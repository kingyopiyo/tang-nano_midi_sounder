==> flow/design.v <==
module UART_Rx (
    input   wire            i_clk,
    input   wire            i_res_n,
    input   wire    [15:0]  i_baud,    
    input   wire            i_rx_pin,
    output  reg             o_rxDone,
    output  reg     [ 7:0]  o_rxData
    );
    reg [ 7:0]  r_rxBuf;
    reg [ 1:0]  r_stbit;
    reg [ 7:0]  r_bitCounter;
    reg [15:0]  r_baud_cnt;
    wire        w_serial_clk;
    always @(posedge i_clk or negedge i_res_n) begin
        if (~i_res_n) begin
            r_baud_cnt <= 16'h0000;
        end else begin
            if (w_serial_clk) begin
                r_baud_cnt <= 16'h0000;
            end else begin
                r_baud_cnt <= r_baud_cnt + 16'h0001;
            end
        end
    end
    assign  w_serial_clk = (r_baud_cnt == i_baud);
    always @(posedge i_clk or negedge i_res_n) begin
        if (~i_res_n) begin
            o_rxDone <= 1'b0;
            o_rxData <= 8'd0;
            r_rxBuf <= 8'd0;
            r_stbit <= 2'b11;
            r_bitCounter <= 8'd0;
        end else if (o_rxDone) begin
            o_rxDone <= 0;
        end else if (w_serial_clk) begin
            case (r_bitCounter)
                0 : begin
                    r_stbit[1:0] <= {r_stbit[0], i_rx_pin};
                    if (r_stbit == 2'b10) begin
                        r_bitCounter <= 1;
                    end
                end
                4 : begin
                    if (~i_rx_pin) begin
                        r_bitCounter <= r_bitCounter + 8'd1;
                    end else begin
                        r_stbit <= 2'b11;
                        r_bitCounter <= 0;
                    end
                end
                12,20,28,36,44,52,60,68 : begin
                    r_bitCounter <= r_bitCounter + 8'd1;
                    r_rxBuf <= {i_rx_pin, r_rxBuf[7:1]};
                end
                76 : begin
                    r_bitCounter <= 0;
                    r_stbit <= 2'b11;
                    o_rxData <= r_rxBuf;
                    o_rxDone <= 1;
                end
                default : begin
                    r_bitCounter <= r_bitCounter + 8'd1;
                end
            endcase
        end
    end
endmodule
---- Reports on UART_Rx ----
What the tools print for UART_Rx, step after step.
Lines are those of the file above, counted from 1.
Cell names lack the library's common part.
The mark -- stands for no value.
design
  top ..................................... UART_Rx
  clock ................................... i_clk
  cell library ............................ sky130hd
  library corner .......................... tt_025C_1v80

---- Word level ----
Counts by Yosys on the flattened word-level netlist (proc, flatten, opt, wreduce; memories kept). Register bits leave out memories and registers merged into their read ports (data or address). Print and check cells are left out. Cells with the same type and inputs are merged into one.
word-level totals
  register bits ........................... 43
  input bits .............................. 19
  cells after elaboration ................. 39
operators by class
  add/sub/neg operators ................... 2
  eq/ne operators ......................... 14
  multiplexer cells ....................... 9
  bitwise operators ....................... 1
  reductions and logical operators ........ 7
operators by type and width
  kind                                                                    number
  8-bit by 6-bit equality test with 1-bit output (second input constant)  4
  8-bit parallel mux with 3-bit select                                    1
  16-bit by 1-bit adder with 16-bit output (second input constant)        1
  16-bit equality test                                                    1
  8-bit by 5-bit equality test with 1-bit output (second input constant)  2
  8-bit by 7-bit equality test with 1-bit output (second input constant)  2
  16-bit two-way mux                                                      1
  8-bit two-way mux                                                       2
  3-bit AND reduction                                                     3
  8-bit by 1-bit adder with 8-bit output (second input constant)          1
  8-bit by 3-bit equality test with 1-bit output (second input constant)  1
  8-bit by 4-bit equality test with 1-bit output (second input constant)  1
  8-bit logical NOT                                                       1
  8-bit OR reduction                                                      1
  2-bit parallel mux with 3-bit select                                    1
  2-bit != test (second input constant)                                   2
  4-bit AND reduction                                                     1
  3-bit nonzero test                                                      1
  1-bit two-way mux                                                       3
  2-bit equality test (second input constant)                             1
  2-bit two-way mux                                                       1
  1-bit NOT                                                               1

---- Depth ----
Longest topological path by Yosys (ltp), each cell counted once; first at word level (registers and memories cut), then after technology mapping (sequential cells cut; the memories' decode and read muxes count).
depth
  word-level depth ........................ 4
  ABC_AREA ................................ 0
  gate-level depth with buffers ........... 8
  mapped depth without buffers ............ 7

---- Netlist ----
The flow's flattened synthesis, as Yosys stat reports it; memories are mapped. The netlist is that of the ABC_AREA named above (0 if unset); the other value can give another one.
cell types
  cell type  number  total area (um2)
  dfrtp_1    41      1.03E+03
  xnor2_1    24      210.202
  mux2_2     16      180.173
  nor2_1     19      71.318
  xor2_1     8       70.067
  dfstp_2    2       52.55
  nand2_1    13      48.797
  nand4_1    7       43.792
  nand3_1    8       40.038
  ha_1       3       37.536
  nor3_1     6       30.029
  and4_1     3       26.275
  inv_1      7       26.275
  o2bb2ai_1  3       26.275
  a31oi_1    4       25.024
  nor4_2     2       25.024
  nor4b_4    1       23.773
  nand3b_1   3       22.522
Other cell types: 20; their cells: 35.
synthesis totals
  mapped cells ............................ 205
  synthesis area .......................... 0.0022271 mm2
  area of sequential cells ................ 0.0010785 mm2
  mapped flip-flops ....................... 43
  buffers ................................. 9

---- Timing after synthesis ----
OpenSTA on the mapped netlist: ideal clock, no wires. The path of least setup slack (recovery checks aside). Input and output delay are each 20% of the period. Register names are those of the netlist, which keeps one name where synthesis merged equal registers.
timing after synthesis
  path kind ............................... input -> register
  start point ............................. in i_baud[14]
  end point ............................... reg r_rxBuf[7]
  period .................................. 2660 ps
  setup time .............................. 125 ps
  launch time at the first pin ............ 532 ps
  arrival time ............................ 1872 ps
  data required time ...................... 2535 ps
  setup slack ............................. 664 ps
  delay of the path ....................... 1465 ps
  driving pins on the path ................ 5
  period reached after synthesis .......... 1996 ps
"delay of the path" = arrival - input delay + setup time.
"driving pins on the path" counts driving pins, that of a launching flip-flop among them; a cell with two outputs on the path counts twice.
"period reached after synthesis" is the clock period less the worst setup slack; recovery checks do not enter. This is arithmetic on one report: input and output delays are still those of the set period (20% each).
The rows between start and end are the longest chain of elaborated cells between them; the timing report does not say that the signal goes this way. Where chains are equally long, one stands for them.
A line is the first line of the expression or statement that the cell stems from. Yosys adds cells for indexed reads and writes and turns some case tables into memories.
between the ends, after synthesis
  cell sequence ........................... xnor2_1 > nand4_1 > nor4_2 > nor4b_4 > mux2_2
  length of the longest elaborated chain .. 2
RTL lines, path after synthesis
  element               line  source
  start: declaration    4     input   wire    [15:0]  i_baud,
  16-bit equality test  25    assign  w_serial_clk = (r_baud_cnt == i_baud);
  3-bit AND reduction   --
  end: assignment       30    r_rxBuf <= 8'd0;
  end: assignment       53    r_rxBuf <= {i_rx_pin, r_rxBuf[7:1]};
  end: declaration      9     reg [ 7:0]  r_rxBuf;

---- Timing after layout ----
From the final timing report of job 1: the path of least setup slack in the routed layout; clock arrival at registers is part of the times.
The path's times are printed in steps of 10 ps; the period is the one set.
timing after layout
  path kind ............................... input -> register
  start point ............................. in i_baud[2]
  end point ............................... reg r_rxBuf[4]
  period .................................. 1260 ps
  setup time .............................. 110 ps
  launch time at the first pin ............ 250 ps
  arrival time ............................ 2280 ps
  data required time ...................... 1450 ps
  setup slack ............................. -830 ps
  driving pins on the path ................ 7
The rows between start and end are the longest chain of elaborated cells between them; the timing report does not say that the signal goes this way. Where chains are equally long, one stands for them.
between the ends, after layout
  cell sequence ........................... clkdlybuf4s50_1 > xnor2_4 > nand4_1 > nor4_4 > nor4b_4 > buf_6 > mux2_4
  length of the longest elaborated chain .. 2
RTL lines, path after layout
  element               line  source
  start: declaration    4     input   wire    [15:0]  i_baud,
  16-bit equality test  25    assign  w_serial_clk = (r_baud_cnt == i_baud);
  3-bit AND reduction   --
  end: assignment       30    r_rxBuf <= 8'd0;
  end: assignment       53    r_rxBuf <= {i_rx_pin, r_rxBuf[7:1]};
  end: declaration      9     reg [ 7:0]  r_rxBuf;

Add stored flow runs of UART_Rx

Flow measurements of UART_Rx on sky130hd: 2 stored runs with different settings, listed in no order. Input and output delays are each 20% of the period that was set; the output load is 0.01 pF.
"clock period achieved": clock period set for the run, less the worst setup slack. It is reckoned from that one timing run; input and output delays stay at 20% of the period that was set.
By "total power after layout" is meant OpenSTA's value without simulated activity: inputs other than the clock are taken to toggle once in ten clock periods, and the tool carries that through the logic.

======== job 1 ========
==> flow/run.sh <==
#!/bin/bash
# the make line also repeats the synthesis and layout settings of config.mk as NAME=value (left out here)
make -C /OpenROAD-flow-scripts/flow DESIGN_CONFIG=/design/flow/config.mk WORK_HOME=/design/flow/orfs CLKGATE_MAP_FILE= finish
==> flow/config.mk <==
export PLATFORM = sky130hd
export DESIGN_NAME = UART_Rx
export DESIGN_NICKNAME = UART_Rx
export VERILOG_FILES = /design/flow/design.v
export SDC_FILE = /design/flow/constraint.sdc
export NUM_CORES = 4
export LEC_CHECK = 0
export CAP_MARGIN = 20
export CELL_PAD_IN_SITES_DETAIL_PLACEMENT = 0
export CORE_MARGIN = 10
export CORE_UTILIZATION = 39
export GPL_ROUTABILITY_DRIVEN = 1
export GPL_TIMING_DRIVEN = 0
export HOLD_SLACK_MARGIN = 0.07
export MAX_ROUTING_LAYER = met5
export PLACE_DENSITY = 0.42
export SETUP_SLACK_MARGIN = 0.23
export SLEW_MARGIN = 40
export TNS_END_PERCENT = 100
==> flow/constraint.sdc <==
create_clock -name core_clock -period 1.26 [get_ports {i_clk}]
set_input_delay 0.2520 -clock core_clock [delete_from_list [all_inputs] [get_ports {i_clk}]]
set_output_delay 0.2520 -clock core_clock [all_outputs]
set_load 0.01 [all_outputs]

-------- measured, job 1 --------
  utilization of the finished layout ...... 56.6 %
  clock period achieved ................... 2090 ps
  setup slack of the worst path ........... -830 ps
  area of the die ......................... 0.0091336 mm2
  synthesis area .......................... 0.0022271 mm2
  total power after layout ................ 0.003011 W

======== job 2 ========
==> flow/run.sh <==
#!/bin/bash
# the make line also repeats the synthesis and layout settings of config.mk as NAME=value (left out here)
make -C /OpenROAD-flow-scripts/flow DESIGN_CONFIG=/design/flow/config.mk WORK_HOME=/design/flow/orfs CLKGATE_MAP_FILE= finish
==> flow/config.mk <==
export PLATFORM = sky130hd
export DESIGN_NAME = UART_Rx
export DESIGN_NICKNAME = UART_Rx
export VERILOG_FILES = /design/flow/design.v
export SDC_FILE = /design/flow/constraint.sdc
export NUM_CORES = 4
export LEC_CHECK = 0
export CAP_MARGIN = 20
export CELL_PAD_IN_SITES_DETAIL_PLACEMENT = 1
export CELL_PAD_IN_SITES_GLOBAL_PLACEMENT = 1
export CORE_ASPECT_RATIO = 1.0
export CORE_MARGIN = 10
export CORE_UTILIZATION = 17
export CTS_CLUSTER_SIZE = 43
export GPL_ROUTABILITY_DRIVEN = 1
export PLACE_DENSITY_LB_ADDON = 0.12
export SLEW_MARGIN = 25
==> flow/constraint.sdc <==
create_clock -name core_clock -period 2.58 [get_ports {i_clk}]
set_input_delay 0.5160 -clock core_clock [delete_from_list [all_inputs] [get_ports {i_clk}]]
set_output_delay 0.5160 -clock core_clock [all_outputs]
set_load 0.01 [all_outputs]

-------- measured, job 2 --------
  utilization of the finished layout ...... 22.8 %
  clock period achieved ................... 2328 ps
  setup slack of the worst path ........... 252 ps
  area of the die ......................... 0.0180795 mm2
  synthesis area .......................... 0.0022271 mm2
  total power after layout ................ 0.001625 W
