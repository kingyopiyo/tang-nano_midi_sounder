==> flow/design.v <==
module LCD_Controller (
    input   wire            i_clk,
    input   wire            i_res_n,
    input   wire            i_note_en,
    input   wire    [ 6:0]  i_note_num,
    output  wire            o_clk,
    output  reg             o_hsync,
    output  reg             o_vsync,
    output  reg             o_de,
    output  reg     [ 9:0]  o_x_cnt,
    output  reg     [ 8:0]  o_y_cnt,
    output  reg     [15:0]  o_lcd_data
    );
    localparam DispHPeriodTime  = 531;
    localparam DispWidth        = 480;
    localparam DispHBackPorch   = 43;
    localparam DispHFrontPorch  = 8;
    localparam DispHPulseWidth  = 1;
    localparam DispVPeriodTime  = 288;
    localparam DispHeight       = 272;
    localparam DispVBackPorch   = 12;
    localparam DispVFrontPorch  = 4;
    localparam DispVPulseWidth  = 10;
    reg [ 9:0]  r_hPeriodCnt;
    reg [ 8:0]  r_vPeriodCnt;
    always @(posedge i_clk or negedge i_res_n) begin
        if (~i_res_n) begin
            r_hPeriodCnt[9:0] <= 10'd0;
            r_vPeriodCnt[8:0] <= 9'd0;
        end else begin
            if (r_hPeriodCnt[9:0] == (DispHPeriodTime - 10'd1)) begin
                r_hPeriodCnt[9:0] <= 10'd0;
            end else begin
                r_hPeriodCnt[9:0] <= r_hPeriodCnt[9:0] + 10'b1;
            end
            if (r_hPeriodCnt[9:0] == (DispHPeriodTime - 10'd1)) begin
                if (r_vPeriodCnt[8:0] == (DispVPeriodTime - 9'd1)) begin
                    r_vPeriodCnt[8:0] <= 9'd0;
                end else begin
                    r_vPeriodCnt[8:0] <= r_vPeriodCnt[8:0] + 9'b1;
                end
            end
        end
    end
    reg         r_hInVisibleArea;
    reg         r_vInVisibleArea;
    always @(posedge i_clk or negedge i_res_n) begin
        if (~i_res_n) begin
            r_hInVisibleArea <= 1'd0;
            r_vInVisibleArea <= 1'd0;
        end else begin
            r_hInVisibleArea <= (r_hPeriodCnt[9:0] == DispHBackPorch)  ? 1'b1 :
                                (r_hPeriodCnt[9:0] == DispHBackPorch + DispWidth) ? 1'b0 : r_hInVisibleArea;
            r_vInVisibleArea <= (r_vPeriodCnt[8:0] == DispVBackPorch)  ? 1'b1 :
                                (r_vPeriodCnt[8:0] == DispVBackPorch + DispHeight) ? 1'b0 : r_vInVisibleArea;
        end
    end
    wire            w_sep_line  = (o_y_cnt[3:0] == 4'd0) && (o_x_cnt[0] == 1'b1);
    wire    [5:0]   w_noteAddr  = o_y_cnt[7:2];
    wire            w_bar       = (o_x_cnt[9:2] == i_note_num[6:0]) ? i_note_en : 1'b0;
    wire            w_bar_r     = w_noteAddr[1:0] == 2'd0 || w_noteAddr[1:0] == 2'd3;
    wire            w_bar_g     = w_noteAddr[1:0] == 2'd1 || w_noteAddr[1:0] == 2'd3;
    wire            w_bar_b     = w_noteAddr[1:0] == 2'd2 || w_noteAddr[1:0] == 2'd3;
    wire    [15:0]  w_lcd_data  = o_y_cnt[8:0] > 9'd256 ? 16'h0000 :     
                                  (w_bar && o_y_cnt[8:0] <= 9'd255) ? {{5{w_bar_r}}, {6{w_bar_g}}, {5{w_bar_b}}} :     
                                  w_sep_line ? 16'hFFFF : 16'h0000;      
    always @(posedge i_clk or negedge i_res_n) begin
        if (~i_res_n) begin
            o_hsync     <= 1'b1;
            o_vsync     <= 1'b1;
            o_de        <= 1'b0;
            o_x_cnt     <= 10'd0;
            o_y_cnt     <= 9'd0;
            o_lcd_data  <= 16'd0;
        end else begin
            o_hsync     <= (r_hPeriodCnt[9:0] < DispHPulseWidth) ? 1'b0 : 1'b1;    
            o_vsync     <= (r_vPeriodCnt[8:0] < DispVPulseWidth) ? 1'b0 : 1'b1;    
            o_de        <= r_hInVisibleArea & r_vInVisibleArea;
            o_x_cnt     <= r_hPeriodCnt - DispHBackPorch;
            o_y_cnt     <= r_vPeriodCnt - DispVBackPorch;
            o_lcd_data  <= w_lcd_data;
        end
    end
    assign o_clk = i_clk;
endmodule
==> From RTL to reports: LCD_Controller <==
Tool output for the design above, in the order of the flow.
Line numbers count from 1 in the design file above.
Library cell names are shortened.
{ "inputs": {"top_module": "LCD_Controller", "clk_port": "i_clk", "lib": "sky130hd", "lib_corner": "tt_025C_1v80"} }

==> Word level <==
Source: Yosys, flattened and elaborated, memories not mapped. Widths are those after wreduce. Registers that Yosys merges into a memory's read port (data or address) are not register bits. Print and check cells do not count. Equal cells are merged and count once.
{ "bits": {"regBits": 59, "latchBits": 0, "ram_bits": 0, "romBits": 0, "clocked_rd_ports_x_width": 0, "mem_count": 0, "inputBits": 10, "out_inout_bits": 39} }
{ "op_classes": {"addsub": 4, "n_mul": 0, "div_mod_pow": 0, "n_cmp": 4, "eq_ne": 10, "shift": 0, "mux": 12, "bitwise": 1, "reduce_logical": 9} }
{ "ops": {"columns": ["operator", "count"], "rows": [
  ["16-bit 2-to-1 mux", 3],
  ["10-bit equality test (second input constant)", 2],
  ["9-bit equality test (second input constant)", 2],
  ["10-bit by 1-bit adder with 10-bit output (second input constant)", 1],
  ["10-bit by 1-bit less-than comparator with 1-bit output (second input constant)", 1],
  ["10-bit by 6-bit subtractor with 10-bit output (second input constant)", 1],
  ["10-bit by 6-bit equality test with 1-bit output (second input constant)", 1],
  ["10-bit 2-to-1 mux", 1],
  ["9-bit by 1-bit adder with 9-bit output (second input constant)", 1],
  ["9-bit by 4-bit subtractor with 9-bit output (second input constant)", 1],
  ["9-bit by 4-bit less-than comparator with 1-bit output (second input constant)", 1],
  ["9-bit by 4-bit equality test with 1-bit output (second input constant)", 1],
  ["9-bit by 8-bit less-or-equal comparator with 1-bit output (second input constant)", 1],
  ["9-bit > comparator (second input constant)", 1],
  ["9-bit 2-to-1 mux", 1],
  ["8-bit by 7-bit equality test with 1-bit output", 1],
  ["1-bit 2-to-1 mux", 7],
  ["2-bit equality test (second input constant)", 2],
  ["2-bit nonzero test", 2],
  ["4-bit logical NOT", 1],
  ["1-bit logical OR", 3],
  ["1-bit logical AND", 2],
  ["2-bit by 1-bit equality test with 1-bit output (second input constant)", 1],
  ["2-bit logical NOT", 1],
  ["1-bit bitwise AND", 1]
]} }

==> Logic depth <==
Depth = most cells in a row (Yosys ltp): at word level without a register or memory, in the mapped netlist without a sequential cell, where the memories' decode and read muxes count.
{ "depth": {"ltp_word": 5, "ABC_AREA": 0, "ltp_mapped": 7, "mapped_depth_nobuf": 6} }

==> Netlist <==
Yosys stat after the flow's synthesis: flattened, memories mapped to cells. It holds for the ABC_AREA given above (unset counts as 0); a run with the other value may have another netlist.
The area totals of this step are shown rounded.
{ "mapped": {"cell_count": 222, "mapped_area_mm2": 0.002355, "ff_cells": 46} }
{ "by_type": {"columns": ["cell_type", "count", "area_total_um2"], "rows": [
  ["dfrtp_1", 44, 1.1E+03],
  ["xnor2_1", 21, 183.926],
  ["ha_1", 10, 125.12],
  ["buf_4", 14, 105.101],
  ["xor2_1", 9, 78.826],
  ["nand3_1", 12, 60.058],
  ["nor2_1", 16, 60.058],
  ["dfstp_2", 2, 52.55],
  ["nand2_1", 12, 45.043],
  ["inv_1", 11, 41.29],
  ["nand4_1", 6, 37.536],
  ["and4_1", 4, 35.034],
  ["o21ai_0", 7, 35.034],
  ["a22o_1", 3, 26.275],
  ["a31oi_1", 4, 25.024],
  ["nor3_1", 5, 25.024],
  ["nor4_2", 2, 25.024],
  ["or4_4", 2, 22.522]
]} }
Not listed: further types 25, cells in them 38.

2 stored runs of LCD_Controller in the flow (synthesis by Yosys, layout by OpenROAD, sky130hd cells), in arbitrary order. Constraints: input delay and output delay 20% of the set period each, output load 0.01 pF.
"period_reached_ps": clock period set for the run, less the worst setup slack. It is reckoned from that one timing run; input and output delays stay at 20% of the period that was set.
"critical_path_time_ps": the worst setup path's part of the clock period (all of it between registers, 20% less for each end at a port) less its slack. A launch clock that arrives late makes it longer, a capture clock that arrives late makes it shorter.
By "design_power_w" is meant OpenSTA's value without simulated activity: inputs other than the clock are taken to toggle once in ten clock periods, and the tool carries that through the logic.
"critical_path_time_ps" is given in steps of 10 ps.
The measured numbers are rounded.

Flow run 1
==> flow/run.sh <==
#!/bin/bash
# the make line also repeats the synthesis and layout settings of config.mk as NAME=value (left out here)
make -C /OpenROAD-flow-scripts/flow DESIGN_CONFIG=/design/flow/config.mk WORK_HOME=/design/flow/orfs CLKGATE_MAP_FILE= finish
==> flow/config.mk <==
export PLATFORM = sky130hd
export DESIGN_NAME = LCD_Controller
export DESIGN_NICKNAME = LCD_Controller
export VERILOG_FILES = /design/flow/design.v
export SDC_FILE = /design/flow/constraint.sdc
export NUM_CORES = 4
export LEC_CHECK = 0
export CAP_MARGIN = 35
export CELL_PAD_IN_SITES_GLOBAL_PLACEMENT = 0
export CORE_MARGIN = 4
export CORE_UTILIZATION = 61
export CTS_CLUSTER_DIAMETER = 317
export CTS_CLUSTER_SIZE = 32
export GPL_ROUTABILITY_DRIVEN = 0
export GPL_TIMING_DRIVEN = 1
export MAX_ROUTING_LAYER = met4
export PLACE_DENSITY = 0.89
export SETUP_SLACK_MARGIN = -0.01
export SLEW_MARGIN = 20
export TNS_END_PERCENT = 90
==> flow/constraint.sdc <==
create_clock -name core_clock -period 2.21 [get_ports {i_clk}]
set_input_delay 0.4420 -clock core_clock [delete_from_list [all_inputs] [get_ports {i_clk}]]
set_output_delay 0.4420 -clock core_clock [all_outputs]
set_load 0.01 [all_outputs]

==> results of flow run 1, as JSON <==
{
  "critical_path_time_ps": 2110,
  "critical_path_type": "register -> register",
  "finish.utilization_frac": 0.792,
  "tns_ps": 0,
  "period_reached_ps": 2114,
  "post_synth_area_mm2": 0.002355,
  "die_mm2": 0.004918,
  "design_power_w": 0.001557,
  "finish.stdcell_area_mm2": 0.002923,
  "fin_ws_ps": 96
}

Flow run 2
==> flow/run.sh <==
#!/bin/bash
# the make line also repeats the synthesis and layout settings of config.mk as NAME=value (left out here)
make -C /OpenROAD-flow-scripts/flow DESIGN_CONFIG=/design/flow/config.mk WORK_HOME=/design/flow/orfs CLKGATE_MAP_FILE= finish
==> flow/config.mk <==
export PLATFORM = sky130hd
export DESIGN_NAME = LCD_Controller
export DESIGN_NICKNAME = LCD_Controller
export VERILOG_FILES = /design/flow/design.v
export SDC_FILE = /design/flow/constraint.sdc
export NUM_CORES = 4
export LEC_CHECK = 0
export ABC_AREA = 0
export CAP_MARGIN = 20
export CELL_PAD_IN_SITES_GLOBAL_PLACEMENT = 3
export CORE_ASPECT_RATIO = 0.86
export CORE_MARGIN = 2
export CORE_UTILIZATION = 33
export CTS_CLUSTER_SIZE = 62
export MIN_ROUTING_LAYER = met2
export PLACE_DENSITY = 0.94
export SETUP_SLACK_MARGIN = 0.69
export SLEW_MARGIN = 20
==> flow/constraint.sdc <==
create_clock -name core_clock -period 2.53 [get_ports {i_clk}]
set_input_delay 0.5060 -clock core_clock [delete_from_list [all_inputs] [get_ports {i_clk}]]
set_output_delay 0.5060 -clock core_clock [all_outputs]
set_load 0.01 [all_outputs]

==> results of flow run 2, as JSON <==
{
  "finish.utilization_frac": 0.447,
  "tns_ps": 0,
  "post_synth_area_mm2": 0.002355,
  "die_mm2": 0.007829,
  "design_power_w": 0.001399,
  "finish.stdcell_area_mm2": 0.003083,
  "fin_ws_ps": 456
}
